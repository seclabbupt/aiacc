==> flow/design.v <==
module add32 (
    input         clk,
    input         rst_n,
    input  [127:0] src0,
    input  [127:0] src1,
    input          sign_s0,
    input          sign_s1,
    output [127:0] dst,
    output wire [127:0] st
);
    genvar i;
    generate
        for (i = 0; i < 4; i = i + 1) begin : gen_add32
            wire [31:0] a = src0[i*32 +: 32];  
            wire [31:0] b = src1[i*32 +: 32];
            wire [63:0] s0_ext = sign_s0 ? {{32{a[31]}}, a} : {32'b0, a};
            wire [63:0] s1_ext = sign_s1 ? {{32{b[31]}}, b} : {32'b0, b};
            wire signed [63:0] s0_signed = $signed(s0_ext);
            wire signed [63:0] s1_signed = $signed(s1_ext);
            wire signed [63:0] sum_signed = s0_signed + s1_signed;
            wire [31:0] sum_lo = sum_signed[31:0];
            wire [31:0] result = (sign_s0 || sign_s1) ?
                ( ((s0_signed[63] == s1_signed[63]) && (sum_signed[63] != s0_signed[63])) ? 32'h7FFFFFFF : sum_lo )
                : sum_lo;
            assign dst[i*32 +: 32] = result;
        end
    endgenerate
    reg [127:0] st_temp;  
    always_comb begin
        st_temp = 128'b0;
        for (int j = 0; j < 4; j = j + 1) begin
            reg gt, eq, ls;
            if (sign_s0 || sign_s1) begin
                gt = ($signed(src0[j*32 +: 32]) > $signed(src1[j*32 +: 32]));
                ls = ($signed(src0[j*32 +: 32]) < $signed(src1[j*32 +: 32]));
            end else begin
                gt = (src0[j*32 +: 32] > src1[j*32 +: 32]);
                ls = (src0[j*32 +: 32] < src1[j*32 +: 32]);
            end
            eq = (src0[j*32 +: 32] == src1[j*32 +: 32]);
            st_temp[j*32 + 0] = ls;
            st_temp[j*32 + 1] = eq;
            st_temp[j*32 + 2] = gt;
        end
    end
    assign st = st_temp;
endmodule
module add8 (
    input         clk,
    input         rst_n,
    input  [127:0] src0,
    input  [127:0] src1,
    input  [127:0] src2,
    input          sign_s0,
    input          sign_s1,
    input          sign_s2,
    output [127:0] dst0,
    output [127:0] dst1
);
    genvar i;
    generate
        for (i = 0; i < 32; i = i + 1) begin : gen_add8
            wire [3:0] u0 = src0[i*4 +: 4];
            wire [3:0] u1 = src1[i*4 +: 4];
            wire [3:0] u2 = src2[i*4 +: 4];
            wire [7:0] concat_val = {u2, u1};
            wire [7:0] s0_signed = (u0[3] == 1'b1) ? {4'b1111, u0} : {4'b0000, u0};
            wire signed [15:0] s0_val = sign_s0 ? $signed({{8{s0_signed[7]}}, s0_signed}) : {12'b000000000000, u0};
            wire signed [15:0] add_val = sign_s2 ? $signed({{8{concat_val[7]}}, concat_val}) : {8'b00000000, concat_val};
            wire signed [15:0] sum_signed = s0_val + add_val;
            wire [7:0] sum_clipped = 
                ((s0_val > 0) && (add_val > 0) && (sum_signed < 0)) ? 8'hFF :
                ((s0_val < 0) && (add_val < 0) && (sum_signed < -128)) ? 8'hFF :
                sum_signed[7:0];
            assign dst0[i*4 +: 4] = sum_clipped[3:0];
            assign dst1[i*4 +: 4] = sum_clipped[7:4];
        end
    endgenerate
endmodule
`timescale 1ns / 1ps
module intadd (
    input         clk,
    input         rst_n,
    input  [127:0] src_reg0,
    input  [127:0] src_reg1,
    input  [127:0] src_reg2,
    input  [10:0]  cru_intadd,  
    output [127:0] dst_reg0,
    output [127:0] dst_reg1,
    output [127:0] st           
);
    wire        inst_valid   = cru_intadd[10];
    wire [1:0]  precision_s0 = cru_intadd[9:8];
    wire [1:0]  precision_s1 = cru_intadd[7:6];
    wire [1:0]  precision_s2 = cru_intadd[5:4];
    wire        sign_s0      = cru_intadd[3];
    wire        sign_s1      = cru_intadd[2];
    wire        sign_s2      = cru_intadd[1];
    wire        update_st    = cru_intadd[0];
    wire [127:0] add8_dst0, add8_dst1, add8_st;
    wire [127:0] add32_dst, add32_st;
    add8 add8_unit (
        .clk(clk),
        .rst_n(rst_n),
        .src0(src_reg0),
        .src1(src_reg1),
        .src2(src_reg2),
        .sign_s0(sign_s0),
        .sign_s1(sign_s1),
        .sign_s2(sign_s2),
        .dst0(add8_dst0),
        .dst1(add8_dst1)
    );
    assign add8_st = 128'd0;
    add32 add32_unit (
        .clk(clk),
        .rst_n(rst_n),
        .src0(src_reg0),
        .src1(src_reg1),
        .sign_s0(sign_s0),
        .sign_s1(sign_s1),
        .dst(add32_dst),
        .st(add32_st)
    );
    reg [127:0] st_reg;
    always @(posedge clk or negedge rst_n) begin
        if (!rst_n) begin
            st_reg <= 128'd0;
        end else if (inst_valid && update_st) begin
            if (precision_s0 == 2'b00 && precision_s1 == 2'b00 && precision_s2 == 2'b00) begin
                st_reg <= add8_st;   
            end else if (precision_s0 == 2'b11 && precision_s1 == 2'b11) begin
                st_reg <= add32_st;  
            end else begin
                st_reg <= 128'd0;   
            end
        end
    end
    assign st = st_reg;
    assign dst_reg0 = (inst_valid && precision_s0 == 2'b00 && precision_s1 == 2'b00 && precision_s2 == 2'b00)
                      ? add8_dst0 :
                      (inst_valid && precision_s0 == 2'b11 && precision_s1 == 2'b11)
                      ? add32_dst : 128'd0;
    assign dst_reg1 = (inst_valid && precision_s0 == 2'b00 && precision_s1 == 2'b00 && precision_s2 == 2'b00)
                      ? add8_dst1 : 128'd0;
endmodule
Tool chain data of intadd
Tool output for the design above, in the order of the flow.
Lines are those of the file above, counted from 1.
Operators: Yosys type, input widths -> output width; for muxes data width and select width s.
A cell with - has no value.
- top module: intadd
- clock: clk
- cell library: sky130hd
- timing corner: tt_025C_1v80

Word level
Source: Yosys, flattened and elaborated, memories not mapped. Widths are those after wreduce; folded enables and synchronous resets count as part of the registers. Registers that Yosys merges into a memory's read port (data or address) are not register bits. Print and check cells do not count.
- flip-flop bits (word level) at 128
- latch bits: 0
- noted bits in writable memories: 0
- noted ROM bits: 0
- word width x clocked read ports: 0
- memories kept: 0
- input port bits: 397
- cells after elaboration at 593
- noted $add $sub $neg: 36
- $mul at 0
- noted div/mod/pow operators: 0
- noted magnitude comparators: 208
- noted equal/unequal tests: 14
- shift-type cells: 0
- mux-type cells at 189
- bitwise logic cells at 0
- noted reductions and logical operators: 145
- operators with widths (cell ; number):
    $lt 16x1->1 const B ; 96
    $gt 16x1->1 const B ; 64
    $mux 16 ; 64
    $mux 8 ; 96
    $add 16x16->16 ; 32
    $lt 16x8->1 const B ; 32
    $mux 64 ; 8
    $mux 128 ; 3
    $gt 32x32->1 ; 8
    $lt 32x32->1 ; 8
    $add 64x64->64 ; 4
    $mux 32 ; 8
    $mux 99 ; 2
    $logic_and 1x1->1 ; 141
    $eq 32x32->1 ; 4
    $mux 1 ; 8
    $logic_not 2->1 ; 3
    $eq 1x1->1 ; 4
    $ne 1x1->1 ; 4
    $eq 2x2->1 const B ; 2
    $logic_or 1x1->1 ; 1

Logic depth
Longest topological path by Yosys (ltp), each cell counted once; first at word level (registers and memories cut), then after technology mapping (sequential cells cut; the memories' decode and read muxes count).
- depth after elaboration at 8
- ABC_AREA at 0
- noted depth in mapped cells: 15
- mapped depth without buffers: 13

After synthesis
The flow's flattened synthesis, as Yosys stat reports it; memories are mapped. The netlist is that of the ABC_AREA named above (0 if unset); the other value can give another one.
Totals and module areas in this step are rounded.
- cells in the netlist: 3580
- synthesis area: 23000 sq um
- area of sequential cells: 300 sq um
- noted flip-flop cells: 12
- cells by type (cell type ; number):
    sky130_fd_sc_hd__ha_1 ; 292
    sky130_fd_sc_hd__a21oi_1 ; 383
    sky130_fd_sc_hd__xnor2_1 ; 200
    sky130_fd_sc_hd__o21ai_0 ; 252
    sky130_fd_sc_hd__inv_1 ; 326
    sky130_fd_sc_hd__nor2_1 ; 292
    sky130_fd_sc_hd__nand2_1 ; 249
    sky130_fd_sc_hd__buf_4 ; 116
    sky130_fd_sc_hd__fa_1 ; 32
    sky130_fd_sc_hd__nor4_1 ; 97
    sky130_fd_sc_hd__nor3_1 ; 117
    sky130_fd_sc_hd__o21bai_1 ; 70
    sky130_fd_sc_hd__clkbuf_1 ; 134
    sky130_fd_sc_hd__nand3_1 ; 97
    sky130_fd_sc_hd__xor2_1 ; 50
    sky130_fd_sc_hd__nand2b_1 ; 68
    sky130_fd_sc_hd__and2_1 ; 64
    sky130_fd_sc_hd__a21o_1 ; 53
Not listed: further types 79, cells in them 688.
The figures by module come from a second, unflattened synthesis with its own total; it is not the netlist above.
- cells (unflattened synthesis): 3832
- noted area total of the unflattened synthesis: 28000 sq um
Rows give one instance, submodules left out.
- modules (module ; times used ; cells ; area (sq um) ; seq. area (sq um)):
    add32 ; 1 ; 1700 ; 11000 ; 0.0
    add8 ; 1 ; 1539 ; 10000 ; 0.0
    intadd ; 1 ; 593 ; 6600 ; 3200

Worst setup path after synthesis
Path of least setup slack by OpenSTA after synthesis, without wires, with an ideal clock, recovery checks aside; 20% of the period is set as input and as output delay. Where synthesis merged equal registers, the netlist keeps one of their names.
- path kind: input port to output port
- from: input src_reg0[64]
- to: output dst_reg0[94]
- clock period: 4.26 ns
- input delay at 0.852 ns
- output delay: 0.852 ns
- time at the first pin at 0.852 ns
- arrival time: 3.485 ns
- noted path slack: -0.077 ns
- delay of the path at 2.633 ns
- stages at 13
- synthesis period reached at 4.337 ns
"delay of the path" is the arrival time less input delay plus setup time.
A path that ends at an output port has no setup time.
"stages" counts driving pins, that of a launching flip-flop among them; a cell with two outputs on the path counts twice.
"synthesis period reached" = period - worst setup slack (recovery checks aside). The figure is calculated, with input and output delays left at 20% of the set period.
Between the ends stands the longest chain of elaborated cells between them, by number of cells; it is not shown to be the way that was timed. Of several equally long chains one is given.
Each line given opens the expression or statement behind the cell; cells for indexed reads and writes are added by Yosys, which also makes memories of some case tables.
- cell sequence: sky130_fd_sc_hd__ha_1 sky130_fd_sc_hd__inv_1 sky130_fd_sc_hd__fa_1 sky130_fd_sc_hd__o21bai_1 sky130_fd_sc_hd__o2111ai_1 sky130_fd_sc_hd__a32o_1 sky130_fd_sc_hd__o311a_4 sky130_fd_sc_hd__nor3_2 sky130_fd_sc_hd__nand4b_1 sky130_fd_sc_hd__a31o_2 sky130_fd_sc_hd__o31ai_2 sky130_fd_sc_hd__xnor2_1 sky130_fd_sc_hd__a211o_1
- noted length of the longest elaborated chain: 8
- elaborated cells on any way between the ends at 8
- source lines of those cells: 6
- classes of those cells: add/sub: 1; eq/ne: 1; mux: 5; reduce/logical: 1
- RTL lines, path after synthesis (element ; line ; source):
    start: declaration ; 84 ; input  [127:0] src_reg0,
    $mux 64 ; 16 ; wire [63:0] s0_ext = sign_s0 ? {{32{a[31]}}, a} : {32'b0, a};
    $add 64x64->64 ; 20 ; wire signed [63:0] sum_signed = s0_signed + s1_signed;
    $ne 1x1->1 ; 23 ; ( ((s0_signed[63] == s1_signed[63]) && (sum_signed[63] != s0_signed[63])) ? 32'h7FFFFFFF : sum_lo )
    $logic_and 1x1->1 ; 23 ;
    $mux 32 ; 23 ;
    $mux 32 ; 22 ; wire [31:0] result = (sign_s0 || sign_s1) ?
    $mux 128 ; 142 ; (inst_valid && precision_s0 == 2'b11 && precision_s1 == 2'b11)
    $mux 128 ; 140 ; assign dst_reg0 = (inst_valid && precision_s0 == 2'b00 && precision_s1 == 2'b00 && precision_s2 == 2'b00)
    end: declaration ; 88 ; output [127:0] dst_reg0,

Worst path after layout
From the final timing report of flow run B: the path of least setup slack in the routed layout; clock arrival at registers is part of the times.
- path kind: input port to output port
- from: input src_reg1[39]
- to: output dst_reg0[48]
- clock period: 4.43 ns
- input delay at 0.89 ns
- output delay: 0.89 ns
- time at the first pin at 0.89 ns
- arrival time: 3.89 ns
- noted path slack: -0.35 ns
- stages at 14
Between the ends stands the longest chain of elaborated cells between them, by number of cells; it is not shown to be the way that was timed. Of several equally long chains one is given.
- cell sequence: sky130_fd_sc_hd__clkdlybuf4s50_1 sky130_fd_sc_hd__inv_1 sky130_fd_sc_hd__ha_4 sky130_fd_sc_hd__or4_4 sky130_fd_sc_hd__o21ai_4 sky130_fd_sc_hd__buf_4 sky130_fd_sc_hd__nand2b_4 sky130_fd_sc_hd__a21oi_2 sky130_fd_sc_hd__nor2_1 sky130_fd_sc_hd__o21bai_2 sky130_fd_sc_hd__a311oi_2 sky130_fd_sc_hd__mux2i_1 sky130_fd_sc_hd__or3_1 sky130_fd_sc_hd__buf_2
- noted length of the longest elaborated chain: 8
- elaborated cells on any way between the ends at 8
- source lines of those cells: 6
- classes of those cells: add/sub: 1; eq/ne: 1; mux: 5; reduce/logical: 1
- RTL lines, path post-layout (element ; line ; source):
    start: declaration ; 85 ; input  [127:0] src_reg1,
    $mux 64 ; 17 ; wire [63:0] s1_ext = sign_s1 ? {{32{b[31]}}, b} : {32'b0, b};
    $add 64x64->64 ; 20 ; wire signed [63:0] sum_signed = s0_signed + s1_signed;
    $ne 1x1->1 ; 23 ; ( ((s0_signed[63] == s1_signed[63]) && (sum_signed[63] != s0_signed[63])) ? 32'h7FFFFFFF : sum_lo )
    $logic_and 1x1->1 ; 23 ;
    $mux 32 ; 23 ;
    $mux 32 ; 22 ; wire [31:0] result = (sign_s0 || sign_s1) ?
    $mux 128 ; 142 ; (inst_valid && precision_s0 == 2'b11 && precision_s1 == 2'b11)
    $mux 128 ; 140 ; assign dst_reg0 = (inst_valid && precision_s0 == 2'b00 && precision_s1 == 2'b00 && precision_s2 == 2'b00)
    end: declaration ; 88 ; output [127:0] dst_reg0,

Ticket comment

intadd through Yosys and OpenROAD on sky130hd: 2 stored runs, unordered, with their settings and measured results. The constraints put input and output delay at 20% of the set period each and load the outputs with 0.01 pF.
"achieved clock period" means the clock period less the worst setup slack. The figure is calculated, with input and output delays left at 20% of the set period.
"worst setup path time" = time allowed to the worst setup path (clock period - input delay - output delay, where it has them) - its slack; a late launch clock adds to it, a late capture clock takes from it.
Measured values are rounded.

Flow run A
Settings were period_ns = 3.21; CORE_UTILIZATION = 52; SETUP_SLACK_MARGIN = 0.38; PLACE_DENSITY_LB_ADDON = 0.14; HOLD_SLACK_MARGIN = -0.06; TNS_END_PERCENT = 40; GPL_TIMING_DRIVEN = 1; CTS_CLUSTER_SIZE = 54; SLEW_MARGIN = 35; MIN_ROUTING_LAYER = met2; CAP_MARGIN = 20; CORE_MARGIN = 2
- unfinished; error PPL-0024 in placement

Flow run B
Settings were period_ns = 4.43; SETUP_SLACK_MARGIN = -0.39; CAP_MARGIN = 20; CORE_MARGIN = 2; CORE_UTILIZATION = 40; SLEW_MARGIN = 20
- worst setup path time: 3.01 ns
- class of the worst setup path: input port to output port
- mapped cell area after synthesis: 23000 sq um
- overall die area: 60000 sq um
- achieved clock period at 4.781 ns
- noted the worst hold slack in the final report: 0.48 ns
- worst slack on setup checks at -0.35 ns
- noted the area of the standard cells in the finished layout: 41000 sq um
