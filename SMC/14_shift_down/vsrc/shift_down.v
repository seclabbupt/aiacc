==> flow/design.v <==
`timescale 1ns / 1ps
module shift_down #(
    parameter PARAM_UR_WORD_CNT = 4,     
    parameter SMC_ID = 0                 
)(
    input wire clk,         
    input wire rst_n,       
    input wire [133:0] crd_shiftdn_in,  
    input wire [127:0] dvr_shiftdn_in,  
    output wire [133:0] crd_shiftdn_out  
);
reg [133:0] crd_shiftdn_reg;  
assign crd_shiftdn_out = crd_shiftdn_reg;
wire            vld_in     = crd_shiftdn_in[133];  
wire [127:0]    data_in    = crd_shiftdn_in[132:5];  
wire [4:0]      smc_id_in  = crd_shiftdn_in[4:0];  
reg [133:0] crd_next;
always @(*) begin
    crd_next = crd_shiftdn_reg;
    if (vld_in) begin
        if (smc_id_in > SMC_ID) begin
            crd_next = crd_shiftdn_in;
        end else if (smc_id_in == SMC_ID) begin
            crd_next = {1'b1, dvr_shiftdn_in, smc_id_in};
        end
    end
end
always @(posedge clk or negedge rst_n) begin
    if (!rst_n) begin
        crd_shiftdn_reg <= 134'b0;  
    end else begin
        crd_shiftdn_reg <= crd_next;  
    end
end
endmodule
# Reports on shift_down
# What the tools print for shift_down, step after step.
# Line numbers count from 1 in the design file above.
design:
  top_module: "shift_down"
  clock_port: "clk"
  cell_library: "sky130hd"
  lib_corner: "tt_025C_1v80"

# Word-level counts
# Yosys after proc, flatten, opt, wreduce and memory -nomap, before mapping. Memory bits, and registers merged into a memory's read port (data or address), are not among the register bits. Print and check cells are not counted. Equal cells are merged and count once.
classes:
  reduce_and_logical: 3
  mux: 2
  compare: 1
op_table:
  columns: ["cell", "count"]
  rows:
  - ["134-bit 2-to-1 mux", 2]
  - ["5-bit by 1-bit > comparator with 1-bit output (second input constant)", 1]
  - ["5-bit zero test", 1]
  - ["2-bit AND reduction", 1]
  - ["2-bit nonzero test", 1]
bits:
  register_bits: 134
  out_inout_bits: 134
  input_bits: 264
  word_cells: 7

# Logic depth
# Depth = most cells in a row (Yosys ltp): at word level without a register or memory, in the mapped netlist without a sequential cell, where the memories' decode and read muxes count.
depth:
  word_depth: 3
  ABC_AREA: 0
  mapped_depth: 5
  mapped_depth_nobuf: 3

# After synthesis
# Source: synth_stat.txt of the flow (Yosys; design flattened, memories mapped). It holds for the ABC_AREA given above (unset counts as 0); a run with the other value may have another netlist.
mapped:
  seqArea_um2: 3353.2
  buffers: 85
  yosys_area_um2: 6485.0
  flip_flops: 134
  stdcells: 741
by_type:
  columns: ["cell_type", "count", "area_total_um2"]
  rows:
  - ["sky130_fd_sc_hd__dfrtp_1", 134, 3.35E+03]
  - ["sky130_fd_sc_hd__a31oi_1", 128, 800.768]
  - ["sky130_fd_sc_hd__nand3_1", 128, 640.614]
  - ["sky130_fd_sc_hd__o21ai_1", 113, 565.542]
  - ["sky130_fd_sc_hd__nor2_1", 129, 484.214]
  - ["sky130_fd_sc_hd__buf_6", 13, 146.39]
  - ["sky130_fd_sc_hd__buf_2", 23, 115.11]
  - ["sky130_fd_sc_hd__clkbuf_1", 30, 112.608]
  - ["sky130_fd_sc_hd__buf_1", 16, 60.058]
  - ["sky130_fd_sc_hd__mux2_2", 5, 56.304]
  - ["sky130_fd_sc_hd__o21ai_0", 11, 55.053]
  - ["sky130_fd_sc_hd__o21ai_2", 4, 35.034]
  - ["sky130_fd_sc_hd__clkbuf_8", 1, 13.763]
  - ["sky130_fd_sc_hd__or3_4", 1, 11.261]
  - ["sky130_fd_sc_hd__nor3_2", 1, 10.01]
  - ["sky130_fd_sc_hd__buf_4", 1, 7.507]
  - ["sky130_fd_sc_hd__or2_1", 1, 6.256]
  - ["sky130_fd_sc_hd__or2_2", 1, 6.256]
  - ["sky130_fd_sc_hd__clkbuf_2", 1, 5.005]

# Timing after synthesis
# Path of least setup slack by OpenSTA after synthesis, without wires, with an ideal clock, recovery checks aside; 20% of the period is set as input and as output delay. Where synthesis merged equal registers, the netlist keeps one of their names.
synth_path:
  kind: "input to register"
  from: "input crd_shiftdn_in[1]"
  to: "register crd_shiftdn_reg[101]"
  clock_period_ps: 1210
  setup_time_ps: 141
  n_path_buf: 2
  stages: 5
  in_delay_ps: 242
  delay_ps: 998
  path_slack_ps: -30
  arrival_ps: 1099
  t_first_pin_ps: 242
  required_ps: 1069
  synth_period_reached_ps: 1240
# "delay_ps" is the arrival time less input delay plus setup time.
# "stages": output pins that drive a net of the path, with the launching flip-flop's if there is one; two outputs of one cell count as two.
# "synth_period_reached_ps" = period - worst setup slack (recovery checks aside). The figure is calculated, with input and output delays left at 20% of the set period.
# The rows between start and end are the longest chain of elaborated cells between them; the timing report does not say that the signal goes this way. Where chains are equally long, one stands for them.
# Each line given opens the expression or statement behind the cell; cells for indexed reads and writes are added by Yosys, which also makes memories of some case tables.
synth_via:
  cell_sequence: "sky130_fd_sc_hd__or3_4 > sky130_fd_sc_hd__buf_6 > sky130_fd_sc_hd__buf_6 > sky130_fd_sc_hd__o21ai_0 > sky130_fd_sc_hd__a31oi_1"
  elab_chain_cells: 3
  cone_cells: 6
  cone_lines: 2
  classes_between: "compare: 1; mux: 2; reduce/logical: 3"
synth_lines:
  columns: ["element", "line", "text"]
  rows:
  - ["from (decl)", 8, "input wire [133:0] crd_shiftdn_in,"]
  - ["5-bit by 1-bit > comparator with 1-bit output", 21, "if (smc_id_in > SMC_ID) begin"]
  - ["2-bit nonzero test", null, null]
  - ["2-bit AND reduction", null, null]
  - ["to (assign)", 30, "crd_shiftdn_reg <= 134'b0;"]
  - ["to (assign)", 32, "crd_shiftdn_reg <= crd_next;"]
  - ["to (decl)", 12, "reg [133:0] crd_shiftdn_reg;"]

# Top module shift_down; platform sky130hd; tools Yosys and OpenROAD; 2 stored runs in no particular order. Input and output delays are each 20% of the period that was set; the output load is 0.01 pF.
runs:
  - name: "run 1"
    settings:
      period_ns: 1.82
      CORE_UTILIZATION: 61
      SETUP_SLACK_MARGIN: 0.28
      CELL_PAD_IN_SITES_GLOBAL_PLACEMENT: 1
      GPL_TIMING_DRIVEN: 1
      CTS_CLUSTER_SIZE: 43
      CAP_MARGIN: 20
      SLEW_MARGIN: 40
      CORE_MARGIN: 2
    outcome: "not finished: placement ended with error PPL-0024"
  - name: "run 2"
    settings:
      period_ns: 1.49
      CORE_UTILIZATION: 53
      SETUP_SLACK_MARGIN: 0.44
      PLACE_DENSITY_LB_ADDON: 0.18
      CELL_PAD_IN_SITES_GLOBAL_PLACEMENT: 1
      ABC_AREA: 1
      GPL_TIMING_DRIVEN: 0
      GPL_ROUTABILITY_DRIVEN: 0
      CAP_MARGIN: 40
      MIN_ROUTING_LAYER: "met2"
      MAX_ROUTING_LAYER: "met4"
      CORE_MARGIN: 2
      SLEW_MARGIN: 20
    outcome: "not finished: placement ended with error FLW-0024"
