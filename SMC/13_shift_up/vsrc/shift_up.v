==> flow/design.v <==
`timescale 1ns / 1ps
module shift_up #(
    parameter PARAM_UR_WORD_CNT = 4,     
    parameter SMC_ID = 0                 
)(
    input wire clk,         
    input wire rst_n,       
    input wire [134:0] cru_shiftup_in,  
    output wire [127:0] dr_shiftup_out,  
    output wire [134:0] cru_shiftup_out  
);
reg  [127:0] dr_shiftup_reg;  
reg  [134:0] cru_shiftup_reg;  
assign dr_shiftup_out = dr_shiftup_reg;
assign cru_shiftup_out = cru_shiftup_reg;
wire            vld_in = cru_shiftup_in[134];        
wire [127:0]    data_in = cru_shiftup_in[133:6];     
wire [4:0]      smc_id_in = cru_shiftup_in[5:1];     
wire            broadcast_in = cru_shiftup_in[0];   
wire            vld_reg = cru_shiftup_reg[134];      
wire [127:0]    data_reg = cru_shiftup_reg[133:6];   
wire [4:0]      smc_id_reg = cru_shiftup_reg[5:1];   
wire            broadcast_reg = cru_shiftup_reg[0];  
wire [134:0]    cru_next = (vld_in && (SMC_ID <= smc_id_in))
                         ? cru_shiftup_in
                         : cru_shiftup_reg;  
wire [127:0]    dr_next = (vld_in && (broadcast_in || (SMC_ID == smc_id_in)) && (SMC_ID <= smc_id_in))
                        ? data_in   
                        : (vld_reg && (broadcast_reg || (SMC_ID == smc_id_reg)))
                        ? data_reg  
                        : dr_shiftup_reg;  
always @(posedge clk or negedge rst_n) begin
    if (!rst_n) begin
        cru_shiftup_reg <= 135'b0;  
        dr_shiftup_reg <= 128'b0;  
    end else begin
        cru_shiftup_reg <= cru_next;  
        dr_shiftup_reg <= dr_next;    
    end
end
endmodule
Reports on shift_up
Tool output for the design above, in the order of the flow.
Line numbers count from 1 in the design file above.
Operators carry their Yosys type and port widths (W data, S select, Z words).
Library cell names are shortened.
Not given: n/a
- top: shift_up
- clock input: clk
- cell library: sky130hd
- library corner: tt_025C_1v80

Word level
Counts by Yosys on the flattened word-level netlist (proc, flatten, opt, wreduce; memories kept). Register bits leave out memories and registers merged into their read ports (data or address). Print and check cells are left out. Cells with the same type and inputs are merged into one.
- equal/unequal tests at 0
- $add $sub $neg: 0
- bitwise gates (word level): 0
- noted shift-type cells: 0
- noted magnitude comparators: 1
- noted reduce/logical cells: 9
- multipliers: 0
- noted mux-type cells: 2
- noted divide/modulo/power cells: 0
- operator list (cell ; count):
    $mux W128 ; 2
    $logic_not A5 Y1 ; 2
    $le A1 B5 Y1 const A ; 1
    $logic_and A1 B1 Y1 ; 4
    $logic_or A1 B1 Y1 ; 2
    $reduce_bool A2 Y1 ; 1
- word width x clocked read ports: 0
- memory bits (writable): 0
- bits in latches at 0
- bits in read-only memories at 0
- memories: 0
- output and inout port bits: 263
- register bits after elaboration: 263

Depth
Depth = most cells in a row (Yosys ltp): at word level without a register or memory, in the mapped netlist without a sequential cell, where the memories' decode and read muxes count.
- noted depth after elaboration: 5
- ABC_AREA at 0
- gate-level depth with buffers: 6
- gate-level depth less buffers at 4

Netlist
Yosys stat after the flow's synthesis: flattened, memories mapped to cells. It holds for the ABC_AREA given above (unset counts as 0); a run with the other value may have another netlist.
- cell types (cell ; count ; total area (µm²)):
    dfrtp_1 ; 263 ; 6.58E+03
    mux2_2 ; 134 ; 1.51E+03
    o22a_1 ; 128 ; 1.12E+03
    and3_1 ; 128 ; 800.768
    o21ai_1 ; 110 ; 550.528
    nand2_1 ; 129 ; 484.214
    buf_2 ; 46 ; 230.221
    buf_6 ; 13 ; 146.39
    clkbuf_1 ; 37 ; 138.883
    o21ai_0 ; 18 ; 90.086
    buf_4 ; 4 ; 30.029
    a22oi_2 ; 1 ; 12.512
    nor3_2 ; 1 ; 10.01
    a21oi_2 ; 1 ; 8.758
    nor3b_1 ; 1 ; 7.507
    or2_2 ; 1 ; 6.256
    clkbuf_2 ; 1 ; 5.005
    nand3_1 ; 1 ; 5.005
Other cell types: 2; their cells: 2.
- noted sequential part of the area: 0.0065813 mm²
- buffer cells at 101
- synthesis area at 0.0117463 mm²
- flip-flops: 263
- noted cell count: 1019

Path before layout
OpenSTA on the mapped netlist: ideal clock, no wires. The path of least setup slack (recovery checks aside). Input and output delay are each 20% of the period. Register names are those of the netlist, which keeps one name where synthesis merged equal registers.
- path type: register to register
- start: register cru_shiftup_reg[2]
- end: register dr_shiftup_reg[100]
- path buffers at 2
- path delay at 1489 ps
- noted required time: 1899 ps
- data arrival time at 1368 ps
- setup time: 121 ps
- stages: 7
- noted clock period: 2020 ps
- setup slack at 530 ps
- noted synthesis period reached: 1490 ps
"path delay" = arrival - input delay + setup time.
"stages": output pins that drive a net of the path, with the launching flip-flop's if there is one; two outputs of one cell count as two.
"synthesis period reached" is the clock period less the worst setup slack; recovery checks do not enter. This is arithmetic on one report: input and output delays are still those of the set period (20% each).
The rows between start and end are the longest chain of elaborated cells between them; the timing report does not say that the signal goes this way. Where chains are equally long, one stands for them.
Each line given opens the expression or statement behind the cell; cells for indexed reads and writes are added by Yosys, which also makes memories of some case tables.
- cells stage by stage: dfrtp_1 > nor3_2 > nand3_1 > buf_2 > buf_6 > and3_1 > o22a_1
- cells in the longest elaborated chain at 5
- RTL lines, path post-synthesis (what ; RTL line ; text):
    start, declared ; 13 ; reg  [134:0] cru_shiftup_reg;
    start, assigned ; 34 ; cru_shiftup_reg <= 135'b0;
    start, assigned ; 37 ; cru_shiftup_reg <= cru_next;
    $logic_not A5 Y1 ; 29 ; : (vld_reg && (broadcast_reg || (SMC_ID == smc_id_reg)))
    $logic_or A1 B1 Y1 ; 29 ;
    $logic_and A1 B1 Y1 ; 29 ;
    $mux W128 ; 29 ;
    $mux W128 ; 27 ; wire [127:0]    dr_next = (vld_in && (broadcast_in || (SMC_ID == smc_id_in)) && (SMC_ID <= smc_id_in))
    end, assigned ; 35 ; dr_shiftup_reg <= 128'b0;
    end, assigned ; 38 ; dr_shiftup_reg <= dr_next;
    end, declared ; 12 ; reg  [127:0] dr_shiftup_reg;

Timing after layout
Path of least setup slack in the final report of stored run 1 (OpenROAD, finished layout, wires in). Where an end is a register, its clock arrival counts in the times.
The report prints the path's times to 10 ps; the period is as set.
- path type: register to register
- start: register cru_shiftup_reg[4]
- end: register dr_shiftup_reg[60]
- stages: 9
- noted required time: 1710 ps
- setup slack at -400 ps
- data arrival time at 2110 ps
- path buffers at 4
- noted clock period: 1280 ps
- setup time: 110 ps
The rows between start and end are the longest chain of elaborated cells between them; the timing report does not say that the signal goes this way. Where chains are equally long, one stands for them.
- cells stage by stage: dfrtp_1 > nor3_4 > buf_6 > buf_6 > a21oi_4 > clkbuf_16 > buf_16 > o21ai_1 > o22a_1
- cells in the longest elaborated chain at 5
- RTL lines, path post-layout (what ; RTL line ; text):
    start, declared ; 13 ; reg  [134:0] cru_shiftup_reg;
    start, assigned ; 34 ; cru_shiftup_reg <= 135'b0;
    start, assigned ; 37 ; cru_shiftup_reg <= cru_next;
    $logic_not A5 Y1 ; 29 ; : (vld_reg && (broadcast_reg || (SMC_ID == smc_id_reg)))
    $logic_or A1 B1 Y1 ; 29 ;
    $logic_and A1 B1 Y1 ; 29 ;
    $mux W128 ; 29 ;
    $mux W128 ; 27 ; wire [127:0]    dr_next = (vld_in && (broadcast_in || (SMC_ID == smc_id_in)) && (SMC_ID <= smc_id_in))
    end, assigned ; 35 ; dr_shiftup_reg <= 128'b0;
    end, assigned ; 38 ; dr_shiftup_reg <= dr_next;
    end, declared ; 12 ; reg  [127:0] dr_shiftup_reg;

Ticket comment

Record of 2 stored runs of the RTL-to-layout flow on shift_up, platform sky130hd. The runs are unordered. Constraints: input delay and output delay 20% of the set period each, output load 0.01 pF.
"achieved clock period" is the run's clock period less its worst setup slack. It is reckoned from that one timing run; input and output delays stay at 20% of the period that was set.
"critical path time" = time allowed to the worst setup path (clock period - input delay - output delay, where it has them) - its slack; a late launch clock adds to it, a late capture clock takes from it.
"total power of the final layout" rests on the timing tool's default activity at the inputs, not on a simulated workload.
"critical path time" is given in steps of 10 ps.

Stored run 1
Settings were period_ns = 1.28; CAP_MARGIN = 20; CORE_MARGIN = 2; CORE_UTILIZATION = 40; SLEW_MARGIN = 20
- utilization in the final report: 0.659
- noted the total die area: 0.0307529 mm²
- noted the netlist area reported by Yosys: 0.0117463 mm²
- noted the critical path time: 1680 ps
- type of the worst setup path: register to register
- standard-cell area after routing: 0.0189782 mm²
- post-route setup TNS: -56874 ps
- achieved clock period at 1679 ps
- noted the total power of the final layout: 26.612 mW
- setup slack of the worst path: -399 ps

Stored run 2
Settings were period_ns = 1.28; CORE_UTILIZATION = 32; SETUP_SLACK_MARGIN = -0.12; PLACE_DENSITY = 0.78; HOLD_SLACK_MARGIN = 0.15; CELL_PAD_IN_SITES_DETAIL_PLACEMENT = 2; TNS_END_PERCENT = 10; ABC_AREA = 0; CTS_CLUSTER_SIZE = 94; SLEW_MARGIN = 35; MIN_ROUTING_LAYER = met2; CAP_MARGIN = 20; CORE_MARGIN = 2
- utilization in the final report: 0.497
- noted the total die area: 0.0382554 mm²
- noted the netlist area reported by Yosys: 0.0117463 mm²
- noted the critical path time: 1880 ps
- type of the worst setup path: register to register
- standard-cell area after routing: 0.0180561 mm²
- post-route setup TNS: -97825 ps
- achieved clock period at 1881 ps
- noted the total power of the final layout: 28.123 mW
- setup slack of the worst path: -601 ps
